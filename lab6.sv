==> flow/design.v <==
module ALU(
	input [3:0] a,b,
	input [5:0] op,
	input clk,
	output reg [7:0] out);
	always @(posedge clk) begin
			case(op)
				6'b111110: out = a + b;    
				6'b111101: out = a - b;    
				6'b111011: out = a / b;    
				6'b110111: out = b % a;    
				6'b101111: out = a % b;    
				6'b011111: out = b * a;    
				default: out = 255;
			endcase
		end
endmodule
module TOPPO(
	input [3:0] a,b,
	input [5:0] op,
	input reset_n,
	output [6:0] SEGS,
	output [2:0] SEL);
	wire [7:0] num;
	wire clkk;
	OSCH #("2.08") osc_int (					
			.STDBY(1'b0),							
			.OSC(clkk),							
			.SEDSTDBY()			
			);	
	LED_top top1(
		.reset_n(reset_n),
		.num(num),
		.clk(clkk),
		.SEGS(SEGS),
		.SEL(SEL));
	ALU alu(
		.a(a),
		.b(b),
		.clk(clkk),
		.op(op),
		.out(num));
endmodule
Tool chain data of ALU. What the tools print for ALU, step after step. Lines are those of the file above, counted from 1. Operators carry their Yosys type and port widths (W data, S select, Z words). The mark -- stands for no value.

Top module: ALU. Clock port: clk. Library: sky130hd. Corner: tt_025C_1v80.

Word-level counts. Source: Yosys, flattened and elaborated, memories not mapped. Widths are those after wreduce; folded enables and synchronous resets count as part of the registers. Registers that Yosys merges into a memory's read port (data or address) are not register bits. Print and check cells do not count. Equal cells are merged and count once.

Register bits after elaboration: 8. Output and inout port bits: 8.

The figure for $mul is 1. Muxes and demuxes: 1. Under equal/unequal tests stands 6. The entry for add/subtract/negate cells reads 2. For divide/modulo/power cells the number is 3.

Operator list (number): $mod A4 B4 Y8 (2); $pmux W8 S6 (1); $div A4 B4 Y8 (1); $mul A4 B4 Y8 (1); $eq A6 B6 Y1 const B (5); $eq A6 B5 Y1 const B (1); $add A4 B4 Y5 (1); $sub A4 B4 Y5 (1).

Logic depth. Longest topological path by Yosys (ltp), each cell counted once; first at word level (registers and memories cut), then after technology mapping (sequential cells cut; the memories' decode and read muxes count).

Word-level depth: 2. The entry for ABC_AREA reads 0. Depth in mapped cells: 51. The entry for gate-level depth less buffers reads 51.

Synthesis result. The flow's flattened synthesis, as Yosys stat reports it; memories are mapped. The netlist is that of the ABC_AREA named above (0 if unset); the other value can give another one.

Cell types: sky130_fd_sc_hd__ha_1 (number 74, area in all 925.888 um^2); sky130_fd_sc_hd__o21a_1 (number 32, area in all 240.23 um^2); sky130_fd_sc_hd__a21oi_1 (number 32, area in all 160.154 um^2); sky130_fd_sc_hd__dfxtp_1 (number 8, area in all 160.154 um^2); sky130_fd_sc_hd__mux2i_1 (number 16, area in all 160.154 um^2); sky130_fd_sc_hd__fa_1 (number 7, area in all 140.134 um^2); sky130_fd_sc_hd__inv_1 (number 37, area in all 138.883 um^2); sky130_fd_sc_hd__nor2_1 (number 34, area in all 127.622 um^2); sky130_fd_sc_hd__o21ai_0 (number 25, area in all 125.12 um^2); sky130_fd_sc_hd__xnor2_1 (number 14, area in all 122.618 um^2); sky130_fd_sc_hd__nand2_1 (number 26, area in all 97.594 um^2); sky130_fd_sc_hd__nor3_1 (number 19, area in all 95.091 um^2); sky130_fd_sc_hd__nor2b_1 (number 12, area in all 75.072 um^2); sky130_fd_sc_hd__xor2_1 (number 8, area in all 70.067 um^2); sky130_fd_sc_hd__mux2_2 (number 6, area in all 67.565 um^2); sky130_fd_sc_hd__nand2b_1 (number 10, area in all 62.56 um^2); sky130_fd_sc_hd__a21o_1 (number 7, area in all 52.55 um^2); sky130_fd_sc_hd__or3_1 (number 8, area in all 50.048 um^2).

Not listed: further types 59, cells in them 114.

For flip-flops the number is 8. Mapped cells: 489. Under buffer cells stands 8. For sequential part of the area the number is 160.2 um^2. For chip area (Yosys) the number is 3812.4 um^2.

Timing after synthesis. OpenSTA on the mapped netlist: ideal clock, no wires. The path of least setup slack (recovery checks aside). Input and output delay are each 20% of the period. Register names are those of the netlist, which keeps one name where synthesis merged equal registers.

Path kind: in2reg. Start point: input op[4]. End point: register out[7]. The figure for setup slack is 1.910 ns. The entry for library setup time reads 0.132 ns. The figure for launch time at the first pin is 2.740 ns. For period the number is 13.7 ns. For delay of the path the number is 9.051 ns. Under stages stands 47. Under required time stands 13.568 ns. Under arrival stands 11.659 ns. For period reached after synthesis the number is 11.79 ns.

"delay of the path" is the arrival time less input delay plus setup time. "stages" counts driving pins, that of a launching flip-flop among them; a cell with two outputs on the path counts twice. "period reached after synthesis" is the clock period less the worst setup slack; recovery checks do not enter. This is arithmetic on one report: input and output delays are still those of the set period (20% each). A register here has more assigning lines than the two given.

Cells stage by stage: sky130_fd_sc_hd__buf_2 > sky130_fd_sc_hd__nand3b_1 > sky130_fd_sc_hd__nor2_2 > sky130_fd_sc_hd__buf_1 > sky130_fd_sc_hd__nand2_1 > sky130_fd_sc_hd__o21a_1 > sky130_fd_sc_hd__ha_1 > sky130_fd_sc_hd__o21a_1 > sky130_fd_sc_hd__o21a_1 > sky130_fd_sc_hd__o221ai_2 > sky130_fd_sc_hd__o21ai_0 > sky130_fd_sc_hd__ha_1 > sky130_fd_sc_hd__or3_1 > sky130_fd_sc_hd__o221a_2 > sky130_fd_sc_hd__nor2b_1 > sky130_fd_sc_hd__ha_1 > sky130_fd_sc_hd__o21a_1 > sky130_fd_sc_hd__o21a_1 > [... 11 more ...] > sky130_fd_sc_hd__ha_1 > sky130_fd_sc_hd__o21a_1 > sky130_fd_sc_hd__o21ai_0 > sky130_fd_sc_hd__nand2b_1 > sky130_fd_sc_hd__a21oi_1 > sky130_fd_sc_hd__and4_1 > sky130_fd_sc_hd__buf_6 > sky130_fd_sc_hd__mux2_4 > sky130_fd_sc_hd__inv_1 > sky130_fd_sc_hd__ha_1 > sky130_fd_sc_hd__inv_1 > sky130_fd_sc_hd__o21bai_1 > sky130_fd_sc_hd__a21o_1 > sky130_fd_sc_hd__a21o_1 > sky130_fd_sc_hd__o21bai_1 > sky130_fd_sc_hd__nand2_1 > sky130_fd_sc_hd__o31ai_1 > sky130_fd_sc_hd__a22oi_1. For elaborated cells between the ends (all ways) the number is 7. The figure for RTL lines with such cells is 1. Classes of those cells: eq/ne (6); mux (1).

Ends and longest elaborated chain, post-synthesis: start: declaration (line 3) `input [5:0] op,`; end: assignment (line 8) `6'b111110: out = a + b;`; end: assignment (line 9) `6'b111101: out = a - b;`; end: declaration (line 5) `output reg [7:0] out);`.

Chain of elaborated cells between the ends: none given.

Module ALU, platform sky130hd: 2 stored runs of the flow (Yosys, OpenROAD) with differing settings, in no particular order. Input and output delays are each 20% of the period that was set; the output load is 0.01 pF.

Files of run 1:
==> flow/run.sh <==
#!/bin/bash
# the make line also repeats the synthesis and layout settings of config.mk as NAME=value (left out here)
make -C /OpenROAD-flow-scripts/flow DESIGN_CONFIG=/design/flow/config.mk WORK_HOME=/design/flow/orfs CLKGATE_MAP_FILE= finish
==> flow/config.mk <==
export PLATFORM = sky130hd
export DESIGN_NAME = ALU
export DESIGN_NICKNAME = ALU
export VERILOG_FILES = /design/flow/design.v
export SDC_FILE = /design/flow/constraint.sdc
export NUM_CORES = 4
export LEC_CHECK = 0
export CAP_MARGIN = 15
export CORE_ASPECT_RATIO = 1.91
export CORE_MARGIN = 5
export CORE_UTILIZATION = 72
export PLACE_DENSITY_LB_ADDON = 0.29
export SETUP_SLACK_MARGIN = 2.46
export SLEW_MARGIN = 20
export TNS_END_PERCENT = 55
==> flow/constraint.sdc <==
create_clock -name core_clock -period 12.3 [get_ports {clk}]
set_input_delay 2.4600 -clock core_clock [delete_from_list [all_inputs] [get_ports {clk}]]
set_output_delay 2.4600 -clock core_clock [all_outputs]
set_load 0.01 [all_outputs]

Outcome of run 1: did not finish, clock tree synthesis stopped with DPL-0038.

Files of run 2:
==> flow/run.sh <==
#!/bin/bash
# the make line also repeats the synthesis and layout settings of config.mk as NAME=value (left out here)
make -C /OpenROAD-flow-scripts/flow DESIGN_CONFIG=/design/flow/config.mk WORK_HOME=/design/flow/orfs CLKGATE_MAP_FILE= finish
==> flow/config.mk <==
export PLATFORM = sky130hd
export DESIGN_NAME = ALU
export DESIGN_NICKNAME = ALU
export VERILOG_FILES = /design/flow/design.v
export SDC_FILE = /design/flow/constraint.sdc
export NUM_CORES = 4
export LEC_CHECK = 0
export CAP_MARGIN = 20
export CELL_PAD_IN_SITES_GLOBAL_PLACEMENT = 0
export CORE_MARGIN = 2
export CORE_UTILIZATION = 64
export GPL_TIMING_DRIVEN = 1
export PLACE_DENSITY_LB_ADDON = 0.02
export SETUP_SLACK_MARGIN = 1.41
export SLEW_MARGIN = 20
export TNS_END_PERCENT = 75
==> flow/constraint.sdc <==
create_clock -name core_clock -period 7.53 [get_ports {clk}]
set_input_delay 1.5060 -clock core_clock [delete_from_list [all_inputs] [get_ports {clk}]]
set_output_delay 1.5060 -clock core_clock [all_outputs]
set_load 0.01 [all_outputs]

Outcome of run 2: did not finish, clock tree synthesis stopped with DPL-0033.
